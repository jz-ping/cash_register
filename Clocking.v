==> flow/design.v <==
module Clock_Div
	#(parameter SIZE = 36)	 
	(CLK_in, CLKS_out);
	input CLK_in;
	output [SIZE:0] CLKS_out;
	reg [SIZE:1] Counter;
	initial Counter = 'd0;
	always @(posedge CLK_in)
		Counter <= Counter + 1;
	assign CLKS_out = {Counter, CLK_in};
endmodule
-- Step by step through the tools: Clock_Div
Tool output for the design above, in the order of the flow.
Lines are those of the file above, counted from 1.
Operators carry their Yosys type and port widths (W data, S select, Z words).
Not given: n/a
- top: Clock_Div
- clock port: CLK_in
- library: sky130hd
- library corner: tt_025C_1v80

-- Word-level counts
Yosys after proc, flatten, opt, wreduce and memory -nomap, before mapping. Enables and synchronous resets that opt folds into registers are not counted as muxes. Memory bits, and registers merged into a memory's read port (data or address), are not among the register bits. Print and check cells are not counted. Equal cells are merged and count once.
- add/subtract/negate cells: 1
- noted $mul: 0
- divide/modulo/power cells: 0
- $lt $le $gt $ge at 0
- noted equality and inequality tests: 0
- shift operators at 0
- noted mux-type cells: 0
- noted bitwise operators: 0
- reduce/logical cells at 0
- operator list (operator ; count):
    $add A36 B1 Y36 const B ; 1
- noted bits in registers: 36
- noted bits in latches: 0
- bits in writable memories at 0
- noted ROM bits: 0
- word width x clocked read ports: 0
- memories kept: 0
- bits of input ports at 1
- output and inout bits: 37
- elaborated cells: 2

-- Longest topological paths
Yosys ltp: most cells in a row. Word level: on the elaborated netlist, between registers, memories and ports. Mapped: between sequential cells and ports; inverters and the memories' decode and read muxes count.
- depth after elaboration: 1
- noted ABC_AREA: 0
- gate-level depth with buffers at 5
- depth with buffers taken out: 5

-- Synthesis result
Source: synth_stat.txt of the flow (Yosys; design flattened, memories mapped). It holds for the ABC_AREA given above (unset counts as 0); a run with the other value may have another netlist.
The area totals of this step are shown rounded.
- standard cells after synthesis at 143
- synthesis area at 0.001463 mm²
- sequential part of the area: 0.0007207 mm²
- mapped flip-flops: 36
- buffers: 2
- cell types (type ; count ; area in all (µm²)):
    sky130_fd_sc_hd__dfxtp_1 ; 36 ; 720.691
    sky130_fd_sc_hd__xnor2_1 ; 26 ; 227.718
    sky130_fd_sc_hd__nand4_1 ; 17 ; 106.352
    sky130_fd_sc_hd__xor2_1 ; 8 ; 70.067
    sky130_fd_sc_hd__nand2_1 ; 16 ; 60.058
    sky130_fd_sc_hd__nor4_4 ; 2 ; 42.541
    sky130_fd_sc_hd__nor2_1 ; 9 ; 33.782
    sky130_fd_sc_hd__nand3_1 ; 6 ; 30.029
    sky130_fd_sc_hd__nand3_2 ; 3 ; 30.029
    sky130_fd_sc_hd__nor4_1 ; 3 ; 18.768
    sky130_fd_sc_hd__nand3_4 ; 1 ; 17.517
    sky130_fd_sc_hd__buf_4 ; 2 ; 15.014
    sky130_fd_sc_hd__nor3_1 ; 3 ; 15.014
    sky130_fd_sc_hd__and3_1 ; 2 ; 12.512
    sky130_fd_sc_hd__ha_1 ; 1 ; 12.512
    sky130_fd_sc_hd__inv_1 ; 3 ; 11.261
    sky130_fd_sc_hd__and4_2 ; 1 ; 10.01
    sky130_fd_sc_hd__and4_1 ; 1 ; 8.758
Not listed: further types 3, cells in them 3.

Settings of 2 stored flow runs for module Clock_Div (sky130hd), not sorted in any way. The constraints put input and output delay at 20% of the set period each and load the outputs with 0.01 pF.

Run 1
Settings were period_ns = 2.69; CORE_UTILIZATION = 66; PLACE_DENSITY_LB_ADDON = 0.15; HOLD_SLACK_MARGIN = -0.01; CORE_MARGIN = 9; CELL_PAD_IN_SITES_GLOBAL_PLACEMENT = 1; TNS_END_PERCENT = 45; GPL_TIMING_DRIVEN = 0; GPL_ROUTABILITY_DRIVEN = 0; CTS_CLUSTER_SIZE = 75; SLEW_MARGIN = 35; MIN_ROUTING_LAYER = met1; CAP_MARGIN = 20
- unfinished; error FLW-0024 in placement

Run 2
Settings were period_ns = 1.44; CORE_UTILIZATION = 66; SETUP_SLACK_MARGIN = -0.06; PLACE_DENSITY_LB_ADDON = 0.25; CORE_MARGIN = 8; GPL_TIMING_DRIVEN = 1; CTS_CLUSTER_DIAMETER = 307; CAP_MARGIN = 0; SLEW_MARGIN = 35; MAX_ROUTING_LAYER = met5
- unfinished; error DPL-0038 in clock tree synthesis
